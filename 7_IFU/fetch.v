==> flow/design.v <==
module ifu(input rst, input clk, output [15:0] o);
reg [9:0] count;
reg [15:0] o;
wire [15:0] m [0:1023];
assign m[0]=16'b1010101010110010;
assign m[1]=16'b1100001000110000;
assign m[2]=16'b0101001100110001;
assign m[3]=16'b1011001010100011;
assign m[4]=16'b1000001000110011;
assign m[5]=16'b1001001100000000;
assign m[6]=16'b0011011110110011;
assign m[7]=16'b1001011100110010;
assign m[8]=16'b0001001100111111;
always @(posedge clk)
begin
	if(rst)
	begin
		count <= 0;
		o<=m[count];
	end
	else
	begin
		count <= count < 8 ? count+10'b0000000001: 0;
		o<=m[count];
	end
end
endmodule
# [Step by step through the tools: ifu]
# What the tools print for ifu, step after step.
# Lines are those of the file above, counted from 1.
# Operators carry their Yosys type and port widths (W data, S select, Z words).
# The mark - stands for no value.
[design] top="ifu" clock="clk" lib="sky130hd" pvt_corner="tt_025C_1v80"

# [After elaboration]
# Source: Yosys, flattened and elaborated, memories not mapped. Widths are those after wreduce. Registers that Yosys merges into a memory's read port (data or address) are not register bits. Print and check cells do not count. Equal cells are merged and count once.
[bits] regBits=26 output_inout_bits=16 in_bits=2 word_cells=1031
[op_classes] eq_ne=1023 compare=1 n_logic=1 reduce_and_logical=2 mux=1 addsub=1
[ops] op="$pmux W16 S1024" count=1
[ops] op="$eq A10 B10 Y1 const B" count=512
[ops] op="$eq A10 B9 Y1 const B" count=256
[ops] op="$eq A10 B8 Y1 const B" count=128
[ops] op="$eq A10 B7 Y1 const B" count=64
[ops] op="$eq A10 B6 Y1 const B" count=32
[ops] op="$eq A10 B5 Y1 const B" count=16
[ops] op="$eq A10 B4 Y1 const B" count=8
[ops] op="$eq A10 B3 Y1 const B" count=4
[ops] op="$eq A10 B2 Y1 const B" count=2
[ops] op="$add A10 B1 Y10 const B" count=1
[ops] op="$eq A10 B1 Y1 const B" count=1
[ops] op="$lt A10 B4 Y1 const B" count=1
[ops] op="$logic_not A10 Y1" count=1
[ops] op="$reduce_or A2 Y1" count=1
[ops] op="$not A1 Y1" count=1

# [Longest topological paths]
# Depth = most cells in a row (Yosys ltp): at word level without a register or memory, in the mapped netlist without a sequential cell, where the memories' decode and read muxes count.
[logic_depth] depth_word=3 abc_area=0 ltp_mapped=7

# [Netlist]
# The flow's flattened synthesis, as Yosys stat reports it; memories are mapped. The netlist is that of the ABC_AREA named above (0 if unset); the other value can give another one.
[by_type] cell_type="sky130_fd_sc_hd__dfxtp_1" count=22 area_total_um2=440.422
[by_type] cell_type="sky130_fd_sc_hd__ha_1" count=4 area_total_um2=50.048
[by_type] cell_type="sky130_fd_sc_hd__buf_4" count=5 area_total_um2=37.536
[by_type] cell_type="sky130_fd_sc_hd__nor3_1" count=6 area_total_um2=30.029
[by_type] cell_type="sky130_fd_sc_hd__a32oi_4" count=1 area_total_um2=27.526
[by_type] cell_type="sky130_fd_sc_hd__nor2_1" count=6 area_total_um2=22.522
[by_type] cell_type="sky130_fd_sc_hd__nor4_4" count=1 area_total_um2=21.27
[by_type] cell_type="sky130_fd_sc_hd__a21oi_1" count=4 area_total_um2=20.019
[by_type] cell_type="sky130_fd_sc_hd__nand2_1" count=5 area_total_um2=18.768
[by_type] cell_type="sky130_fd_sc_hd__nor3_4" count=1 area_total_um2=16.266
[by_type] cell_type="sky130_fd_sc_hd__a211oi_1" count=2 area_total_um2=15.014
[by_type] cell_type="sky130_fd_sc_hd__nor3b_1" count=2 area_total_um2=15.014
[by_type] cell_type="sky130_fd_sc_hd__o21ai_0" count=3 area_total_um2=15.014
[by_type] cell_type="sky130_fd_sc_hd__o21ai_1" count=3 area_total_um2=15.014
[by_type] cell_type="sky130_fd_sc_hd__a211oi_2" count=1 area_total_um2=12.512
[by_type] cell_type="sky130_fd_sc_hd__buf_6" count=1 area_total_um2=11.261
[by_type] cell_type="sky130_fd_sc_hd__or3_4" count=1 area_total_um2=11.261
[by_type] cell_type="sky130_fd_sc_hd__a221o_1" count=1 area_total_um2=10.01
# Other cell types: 22; their cells: 24.
[mapped] mapped_cells=93 ffs=22 buf_cells=8 area_um2=948.4 sequential_area_um2=440.4

# [Path before layout]
# Source: OpenSTA report_checks on the synthesized netlist (no wires, ideal clock, input and output delay 20% of the period each), path of least setup slack; recovery checks are left aside. Register names are those of the netlist, which keeps one name where synthesis merged equal registers.
[synth_timing] path_type="register to register" start="reg count[0]" end="reg o[8]" path_delay_ps=1688 arrival_time_ps=1574 driving_pins=8 setup_slack_ps=1722 path_buffers=1 t_required_ps=3296 t_first_pin_ps=0 clock_period_ps=3410 synth_period_reached_ps=1688
# "path_delay_ps" is the arrival time less input delay plus setup time.
# "driving_pins": output pins that drive a net of the path, with the launching flip-flop's if there is one; two outputs of one cell count as two.
# "synth_period_reached_ps" = period - worst setup slack (recovery checks aside). The figure is calculated, with input and output delays left at 20% of the set period.
# Between the ends stands the longest chain of elaborated cells between them, by number of cells; it is not shown to be the way that was timed. Of several equally long chains one is given.
# A line is the first line of the expression or statement that the cell stems from. Yosys adds cells for indexed reads and writes and turns some case tables into memories.
[synth_via] path_cell_list="sky130_fd_sc_hd__dfxtp_1 sky130_fd_sc_hd__inv_1 sky130_fd_sc_hd__ha_1 sky130_fd_sc_hd__buf_4 sky130_fd_sc_hd__or3_4 sky130_fd_sc_hd__a32oi_4 sky130_fd_sc_hd__nor2_2 sky130_fd_sc_hd__a21o_1" elab_chain_cells=2
[synth_rtl] element="from (decl)" line=2 text="reg [9:0] count;"
[synth_rtl] element="from (assign)" line=18 text="count <= 0;"
[synth_rtl] element="from (assign)" line=23 text="count <= count < 8 ? count+10'b0000000001: 0;"
[synth_rtl] element="$eq A10 B10 Y1" line=19 text="o<=m[count];"
[synth_rtl] element="$pmux W16 S1024" line=19
[synth_rtl] element="to (assign)" line=19
[synth_rtl] element="to (assign)" line=24 text="o<=m[count];"
[synth_rtl] element="to (decl)" line=1 text="module ifu(input rst, input clk, output [15:0] o);"

# [Worst path after layout]
# From the final timing report of job 1: the path of least setup slack in the routed layout; clock arrival at registers is part of the times.
# The report prints the path's times to 10 ps; the period is as set.
[layout_timing] path_type="register to register" start="reg count[0]" end="reg o[8]" path_buffers=0 driving_pins=7 arrival_time_ps=2110 setup_slack_ps=1100 t_required_ps=3200 t_first_pin_ps=310 clock_period_ps=2980
# Between the ends stands the longest chain of elaborated cells between them, by number of cells; it is not shown to be the way that was timed. Of several equally long chains one is given.
[layout_via] path_cell_list="sky130_fd_sc_hd__dfxtp_1 sky130_fd_sc_hd__inv_1 sky130_fd_sc_hd__ha_1 sky130_fd_sc_hd__or3_4 sky130_fd_sc_hd__a32oi_4 sky130_fd_sc_hd__nor2_2 sky130_fd_sc_hd__a21o_1" elab_chain_cells=2
[layout_rtl] element="from (decl)" line=2 text="reg [9:0] count;"
[layout_rtl] element="from (assign)" line=18 text="count <= 0;"
[layout_rtl] element="from (assign)" line=23 text="count <= count < 8 ? count+10'b0000000001: 0;"
[layout_rtl] element="$eq A10 B10 Y1" line=19 text="o<=m[count];"
[layout_rtl] element="$pmux W16 S1024" line=19
[layout_rtl] element="to (assign)" line=19
[layout_rtl] element="to (assign)" line=24 text="o<=m[count];"
[layout_rtl] element="to (decl)" line=1 text="module ifu(input rst, input clk, output [15:0] o);"

# Design ifu on sky130hd. What follows are 2 stored runs of the flow, each under its own settings; their order means nothing. The constraints put input and output delay at 20% of the set period each and load the outputs with 0.01 pF.
# "clock_period_reached_ps" = clock period - worst setup slack. The figure is calculated, with input and output delays left at 20% of the set period.
# By "worst_path_ps" is meant the share of the clock period that the worst setup path is allowed (20% is reserved at inputs, 20% at outputs), minus its slack. Clock arrival times at its registers enter into it.
# By "design_power_mw" is meant OpenSTA's value without simulated activity: inputs other than the clock are taken to toggle once in ten clock periods, and the tool carries that through the logic.
# "worst_path_ps" is known to 10 ps.
run="job 1" settings period_ns=2.98 CORE_UTILIZATION=71 SETUP_SLACK_MARGIN=-0.05 PLACE_DENSITY_LB_ADDON=0.13 HOLD_SLACK_MARGIN=0.02 CELL_PAD_IN_SITES_DETAIL_PLACEMENT=0 GPL_TIMING_DRIVEN=1 GPL_ROUTABILITY_DRIVEN=0 CTS_CLUSTER_SIZE=73 CTS_CLUSTER_DIAMETER=243 SLEW_MARGIN=15 MIN_ROUTING_LAYER="met2" CAP_MARGIN=20 CORE_MARGIN=2
run="job 1" results synth_chip_area_um2=948.4 die_um2=1644.3 final_stdcell_area_um2=1114.8 final_util_pct=87.9 worstSetupSlack_ps=1097 setup_tns_ps=0 final_hold_ws_ps=533 design_power_mw=0.4825 clock_period_reached_ps=1883 worst_path_ps=1880 critical_path_type="register to register"
run="job 2" settings period_ns=1.02 CORE_UTILIZATION=63 SETUP_SLACK_MARGIN=0.12 PLACE_DENSITY_LB_ADDON=0.28 CORE_ASPECT_RATIO=1.86 CORE_MARGIN=9 CELL_PAD_IN_SITES_GLOBAL_PLACEMENT=2 GPL_TIMING_DRIVEN=1 CAP_MARGIN=35 MIN_ROUTING_LAYER="met2" MAX_ROUTING_LAYER="met5" SLEW_MARGIN=20
run="job 2" outcome="not finished: floorplanning ended with error PDN-0185"
