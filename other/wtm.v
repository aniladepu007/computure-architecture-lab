==> flow/design.v <==
module wallace_mul(input [15:0] A,input [15:0] B, output [31:0] C, input clk);
wire [15:0] A,B;
wire [31:0] C;
wire [31:0] m1,m2,m3,m4,m5,m6,m7,m8,m9,m10,m11,m12,m13,m14,m15,m16;
reg [31:0] s1,s2,s3,s4,s5,s55,s6,s7,s8,s9,s10,s11,s12,s13,s14,m161,m162,m163;
reg [31:0] c1,c2,c3,c4,c5,c6,c7,c8,c9,c10,c11,c12,c13,c14,c51,c52,c131;
wire [31:0] s15,c15;
assign m1 = B[0]?{16'b0,A}:32'b0;
assign m2 = B[1]?{15'b0,A,1'b0}:32'b0;
assign m3 = B[2]?{14'b0,A,2'b0}:32'b0;
assign m4 = B[3]?{13'b0,A,3'b0}:32'b0;
assign m5 = B[4]?{12'b0,A,4'b0}:32'b0;
assign m6 = B[5]?{11'b0,A,5'b0}:32'b0;
assign m7 = B[6]?{10'b0,A,6'b0}:32'b0;
assign m8 = B[7]?{9'b0,A,7'b0}:32'b0;
assign m9 = B[8]?{8'b0,A,8'b0}:32'b0;
assign m10 = B[9]?{7'b0,A,9'b0}:32'b0;
assign m11 = B[10]?{6'b0,A,10'b0}:32'b0;
assign m12 = B[11]?{5'b0,A,11'b0}:32'b0;
assign m13 = B[12]?{4'b0,A,12'b0}:32'b0;
assign m14 = B[13]?{3'b0,A,13'b0}:32'b0;
assign m15 = B[14]?{2'b0,A,14'b0}:32'b0;
assign m16 = B[15]?{1'b0,A,15'b0}:32'b0;
always @(posedge clk) begin
s1<=m1^m2^m3;
c1<={((m1&m2)+(m3&(m1^m2))),1'b0};
s2<=m6^m4^m5;
c2<={((m6&m4)+(m5&(m6^m4))),1'b0};
s3<=m7^m8^m9;
c3<={((m8&m7)+(m9&(m7^m8))),1'b0};
s4<=m10^m11^m12;
c4<={((m10&m11)+(m12&(m10^m11))),1'b0};
s5<=m13^m14^m15;
c5<={((m13&m14)+(m15&(m13^m14))),1'b0};
m161<=m16;
s6<=s2^s1^c1;
c6<={((s1&c1)+(s2&(s1^c1))),1'b0};
s7<=c3^c2^s3;
c7<={((c3&c2)+(s3&(c3^c2))),1'b0};
s8<=s5^c4^s4;
c8<={((s5&c4)+(s4&(s5^c4))),1'b0};
c51<=c5;
m162<=m161;
s10<=c6^s6^s7;
c10<={((c6&s6)+(s7&(c6^s6))),1'b0};
s11<=s8^c8^c7;
c11<={((s8&c8)+(c7&(s8^c8))),1'b0};
c52<=c51;
m163<=m162;
s12<=s10^c10^s11;
c12<={((s10&c10)+(s11&(s10^c10))),1'b0};
s13<=c11^m163^c52;
c13<={((c11&m163)+(c52&(c11^m163))),1'b0};
s14<=c12^s12^s13;
c14<={((c12&s12)+(s13&(c12^s12))),1'b0};
c131<=c13;
end
assign s15=s14^c14^c131;
assign c15={((c14&s14)+(c131&(s14^c14))),1'b0};
reg [31:0] g1,g2,g3,g4,g5,p1,p2,p3,p4,XorOut1,XorOut2,XorOut3,XorOut4,XorOut5;   
    reg [32:0] G,P;  
    always @(posedge clk) begin
    P<={s15^c15,1'b0};
    G<={s15&c15,1'b0};
    end
    genvar i;
    generate
    for(i=1;i<32;i=i+1) begin:FirstStage  
        always @(posedge clk) begin
        g1[i]<=(G[i-1]&P[i])+G[i];
        p1[i]<=P[i]&P[i-1];
        XorOut1<=P[32:1];
        end
    end
    for(i=2;i<32;i=i+1) begin:SecondStage  
        always @(posedge clk) begin
        g2[i]<=(g1[i-2]&p1[i])+g1[i];
        p2[i]<=p1[i]&p1[i-2];
        XorOut2<=XorOut1;
        end
    end
    for(i=4;i<32;i=i+1) begin:ThirdStage  
        always @(posedge clk) begin
        g3[i]<=(g2[i-4]&p2[i])+g2[i];
        p3[i]<=p2[i]&p2[i-4];
        XorOut3<=XorOut2;
        end
    end
    for(i=8;i<32;i=i+1) begin:FourthStage  
        always @(posedge clk) begin
        g4[i]<=(g3[i-8]&p3[i])+g3[i];
        p4[i]<=p3[i]&p3[i-8];
        XorOut4<=XorOut3;
        end
    end
    for(i=16;i<32;i=i+1) begin:FifthStage
    	always @(posedge clk) begin
        g5[i]<=(g4[i-16]&p4[i])+g4[i];
        XorOut5<=XorOut4;
        end
    end
    always@(posedge clk) begin
    g1[0]<=G[0];
    g2[0]<=g1[0];
    g2[1]<=g1[1];
    end
    for(i=0;i<4;i=i+1)
        always @(posedge clk) g3[i]<=g2[i];
    for(i=0;i<8;i=i+1)
        always @(posedge clk) g4[i]<=g3[i];
    for(i=0;i<16;i=i+1)
    	always @(posedge clk) g5[i]<=g4[i];
    endgenerate
    assign C=XorOut5^g5;
endmodule
---- Reports on wallace_mul ----
What the tools print for wallace_mul, step after step.
Lines are those of the file above, counted from 1.
Operators carry their Yosys type and port widths (W data, S select, Z words).
Not given: --
inputs
  design top .............................. wallace_mul
  clock input ............................. clk
  cell library ............................ sky130hd
  corner .................................. tt_025C_1v80

---- Elaborated design ----
Yosys after proc, flatten, opt, wreduce and memory -nomap, before mapping. Enables and synchronous resets that opt folds into registers are not counted as muxes. Memory bits, and registers merged into a memory's read port (data or address), are not among the register bits. Print and check cells are not counted. Equal cells are merged and count once.
cells by class
  muxes and demuxes ....................... 15
  add/subtract/negate cells ............... 138
  bitwise operators ....................... 278
operators with widths
  operator          count
  $xor A32 B32 Y32  17
  $and A31 B31 Y31  16
  $add A31 B31 Y31  9
  $and A1 B1 Y1     218
  $add A1 B1 Y1     124
  $xor A32 B20 Y32  2
  $xor A32 B18 Y32  1
  $xor A32 B24 Y32  1
  $xor A32 B27 Y32  1
  $xor A32 B29 Y32  1
  $xor A32 B30 Y32  1
  $add A29 B30 Y31  1
  $and A31 B20 Y31  1
  $xor A31 B20 Y31  1
  $and A31 B29 Y31  1
  $and A30 B29 Y30  1
  $mux W30          1
  $and A28 B29 Y29  1
  $xor A28 B29 Y29  1
  $mux W29          1
  $add A26 B27 Y28  1
  $mux W28          1
  $and A27 B26 Y27  1
  $mux W27          1
  $and A25 B26 Y26  1
  $xor A25 B26 Y26  1
  $and A26 B23 Y26  1
  $xor A26 B23 Y26  1
Not listed: further kinds 23, cells in them 23.
word-level totals
  register bits ........................... 1450
  elaborated cells ........................ 720

---- Longest topological paths ----
Yosys ltp: most cells in a row. Word level: on the elaborated netlist, between registers, memories and ports. Mapped: between sequential cells and ports; inverters and the memories' decode and read muxes count.
depth
  depth after elaboration ................. 4
  ABC_AREA ................................ 0
  gate-level depth with buffers ........... 13
  mapped depth without buffers ............ 13

---- Netlist ----
The flow's flattened synthesis, as Yosys stat reports it; memories are mapped. The netlist is that of the ABC_AREA named above (0 if unset); the other value can give another one.
mapped netlist
  sequential part of the area ............. 20639.8 µm²
  flip-flop cells ......................... 1031
  cell count .............................. 3997
  chip area (Yosys) ....................... 45102.0 µm²
  buffers ................................. 48
cells by type
  type                       count
  sky130_fd_sc_hd__dfxtp_1   1031
  sky130_fd_sc_hd__ha_1      681
  sky130_fd_sc_hd__fa_1      218
  sky130_fd_sc_hd__inv_1     645
  sky130_fd_sc_hd__xnor2_1   218
  sky130_fd_sc_hd__and2_1    300
  sky130_fd_sc_hd__xor2_1    87
  sky130_fd_sc_hd__nand2_1   170
  sky130_fd_sc_hd__a21oi_1   85
  sky130_fd_sc_hd__nor2_1    99
  sky130_fd_sc_hd__o21bai_1  35
  sky130_fd_sc_hd__a31oi_1   33
  sky130_fd_sc_hd__o21ai_0   39
  sky130_fd_sc_hd__nor2b_1   31
  sky130_fd_sc_hd__nor3_1    31
  sky130_fd_sc_hd__clkbuf_1  38
  sky130_fd_sc_hd__a221oi_1  15
  sky130_fd_sc_hd__nand2b_1  20
Not listed: further types 52, cells in them 221.

---- Path before layout ----
Path of least setup slack by OpenSTA after synthesis, without wires, with an ideal clock, recovery checks aside; 20% of the period is set as input and as output delay. Where synthesis merged equal registers, the netlist keeps one of their names.
path post-synthesis
  path kind ............................... input to register
  from .................................... in B[6]
  to ...................................... reg c3[24]
  setup time .............................. 0.115 ns
  delay of the path ....................... 2.393 ns
  clock period ............................ 2.79 ns
  slack ................................... -0.161 ns
  data required time ...................... 2.675 ns
  driving pins on the path ................ 12
  arrival time ............................ 2.836 ns
  synthesis period reached ................ 2.951 ns
"delay of the path" = arrival - input delay + setup time.
"driving pins on the path" counts driving pins, that of a launching flip-flop among them; a cell with two outputs on the path counts twice.
"synthesis period reached" = period - worst setup slack (recovery checks aside). The figure is calculated, with input and output delays left at 20% of the set period.
Between the ends stands the longest chain of elaborated cells between them, by number of cells; it is not shown to be the way that was timed. Of several equally long chains one is given.
Each line given opens the expression or statement behind the cell; cells for indexed reads and writes are added by Yosys, which also makes memories of some case tables.
between the ends, post-synthesis
  cell sequence ........................... sky130_fd_sc_hd__clkbuf_1 sky130_fd_sc_hd__and2_1 sky130_fd_sc_hd__ha_1 sky130_fd_sc_hd__ha_1 sky130_fd_sc_hd__ha_1 sky130_fd_sc_hd__a21o_1 sky130_fd_sc_hd__a31o_2 sky130_fd_sc_hd__a41o_1 sky130_fd_sc_hd__a31oi_1 sky130_fd_sc_hd__o21ba_2 sky130_fd_sc_hd__o21bai_1 sky130_fd_sc_hd__o21ba_2
  length of the longest elaborated chain .. 4
  elaborated cells between the ends (all ways) .. 5
  classes of those cells .................. 1 x add/sub; 1 x mux; 3 x logic
RTL lines, path post-synthesis
  element           line  source
  from (decl)       1     module wallace_mul(input [15:0] A,input [15:0] B, output [31:0] C, input clk);
  $mux W22          14    assign m7 = B[6]?{10'b0,A,6'b0}:32'b0;
  $xor A22 B23 Y23  30    c3<={((m8&m7)+(m9&(m7^m8))),1'b0};
  $and A24 B23 Y24  30
  $add A23 B24 Y25  30
  to (assign)       30

---- Path in the finished layout ----
Path of least setup slack in the final report of job 1 (OpenROAD, finished layout, wires in). Where an end is a register, its clock arrival counts in the times.
path post-layout
  path kind ............................... register to register
  from .................................... reg c10[7]
  to ...................................... reg c12[26]
  slack ................................... -0.05 ns
  arrival time ............................ 3.53 ns
  driving pins on the path ................ 14
  data required time ...................... 3.48 ns
  clock period ............................ 2.86 ns
  setup time .............................. 0.06 ns
Between the ends stands the longest chain of elaborated cells between them, by number of cells; it is not shown to be the way that was timed. Of several equally long chains one is given.
between the ends, post-layout
  cell sequence ........................... sky130_fd_sc_hd__dfxtp_2 sky130_fd_sc_hd__ha_4 sky130_fd_sc_hd__ha_4 sky130_fd_sc_hd__ha_4 sky130_fd_sc_hd__inv_2 sky130_fd_sc_hd__fa_2 sky130_fd_sc_hd__nand2b_4 sky130_fd_sc_hd__a221oi_4 sky130_fd_sc_hd__o21ai_4 sky130_fd_sc_hd__o31ai_4 sky130_fd_sc_hd__a211oi_2 sky130_fd_sc_hd__o31ai_2 sky130_fd_sc_hd__buf_4 sky130_fd_sc_hd__and3_1
  length of the longest elaborated chain .. 3
  elaborated cells between the ends (all ways) .. 4
  classes of those cells .................. 1 x add/sub; 3 x logic
RTL lines, path post-layout
  element           line  source
  from (decl)       6     reg [31:0] c1,c2,c3,c4,c5,c6,c7,c8,c9,c10,c11,c12,c13,c14,c51,c52,c131;
  from (assign)     45    c10<={((c6&s6)+(s7&(c6^s6))),1'b0};
  $xor A32 B32 Y32  51    c12<={((s10&c10)+(s11&(s10^c10))),1'b0};
  $and A31 B31 Y31  51
  $add A31 B31 Y31  51
  to (assign)       51
  to (decl)         6

Hand-over note for wallace_mul

Top module wallace_mul; platform sky130hd; tools Yosys and OpenROAD; 2 stored runs in no particular order. Input and output delays are each 20% of the period that was set; the output load is 0.01 pF.
"finish__power__total": no workload was simulated; the value follows from the tool's default switching activity.

Flow files of job 1
==> flow/run.sh <==
#!/bin/bash
# the make line also repeats the synthesis and layout settings of config.mk as NAME=value (left out here)
make -C /OpenROAD-flow-scripts/flow DESIGN_CONFIG=/design/flow/config.mk WORK_HOME=/design/flow/orfs CLKGATE_MAP_FILE= finish
==> flow/config.mk <==
export PLATFORM = sky130hd
export DESIGN_NAME = wallace_mul
export DESIGN_NICKNAME = wallace_mul
export VERILOG_FILES = /design/flow/design.v
export SDC_FILE = /design/flow/constraint.sdc
export NUM_CORES = 4
export LEC_CHECK = 0
export CAP_MARGIN = 30
export CORE_ASPECT_RATIO = 1.74
export CORE_MARGIN = 9
export CORE_UTILIZATION = 50
export CTS_CLUSTER_DIAMETER = 222
export GPL_ROUTABILITY_DRIVEN = 1
export MIN_ROUTING_LAYER = met1
export PLACE_DENSITY_LB_ADDON = 0.2
export SETUP_SLACK_MARGIN = 0.59
export SLEW_MARGIN = 20
==> flow/constraint.sdc <==
create_clock -name core_clock -period 2.86 [get_ports {clk}]
set_input_delay 0.5720 -clock core_clock [delete_from_list [all_inputs] [get_ports {clk}]]
set_output_delay 0.5720 -clock core_clock [all_outputs]
set_load 0.01 [all_outputs]

report of job 1
yosys chip area after synthesis (um^2): 45102.0
finish__design__die__area: 101757.0
finish__design__instance__area__stdcell: 58549.9
finish__design__instance__utilization: 0.6578
finish__timing__setup__ws: -0.048
finish__timing__setup__tns: -0.171
finish__power__total: 4.430e-02

Flow files of job 2
==> flow/run.sh <==
#!/bin/bash
# the make line also repeats the synthesis and layout settings of config.mk as NAME=value (left out here)
make -C /OpenROAD-flow-scripts/flow DESIGN_CONFIG=/design/flow/config.mk WORK_HOME=/design/flow/orfs CLKGATE_MAP_FILE= finish
==> flow/config.mk <==
export PLATFORM = sky130hd
export DESIGN_NAME = wallace_mul
export DESIGN_NICKNAME = wallace_mul
export VERILOG_FILES = /design/flow/design.v
export SDC_FILE = /design/flow/constraint.sdc
export NUM_CORES = 4
export LEC_CHECK = 0
export CAP_MARGIN = 20
export CORE_MARGIN = 2
export CORE_UTILIZATION = 69
export SLEW_MARGIN = 20
==> flow/constraint.sdc <==
create_clock -name core_clock -period 3.75 [get_ports {clk}]
set_input_delay 0.7500 -clock core_clock [delete_from_list [all_inputs] [get_ports {clk}]]
set_output_delay 0.7500 -clock core_clock [all_outputs]
set_load 0.01 [all_outputs]

report of job 2
yosys chip area after synthesis (um^2): 45102.0
finish__design__die__area: 67425.9
finish__design__instance__area__stdcell: 50913.8
finish__design__instance__utilization: 0.7884
finish__timing__setup__ws: 0.303
finish__timing__setup__tns: 0.000
finish__power__total: 3.290e-02

End of note.
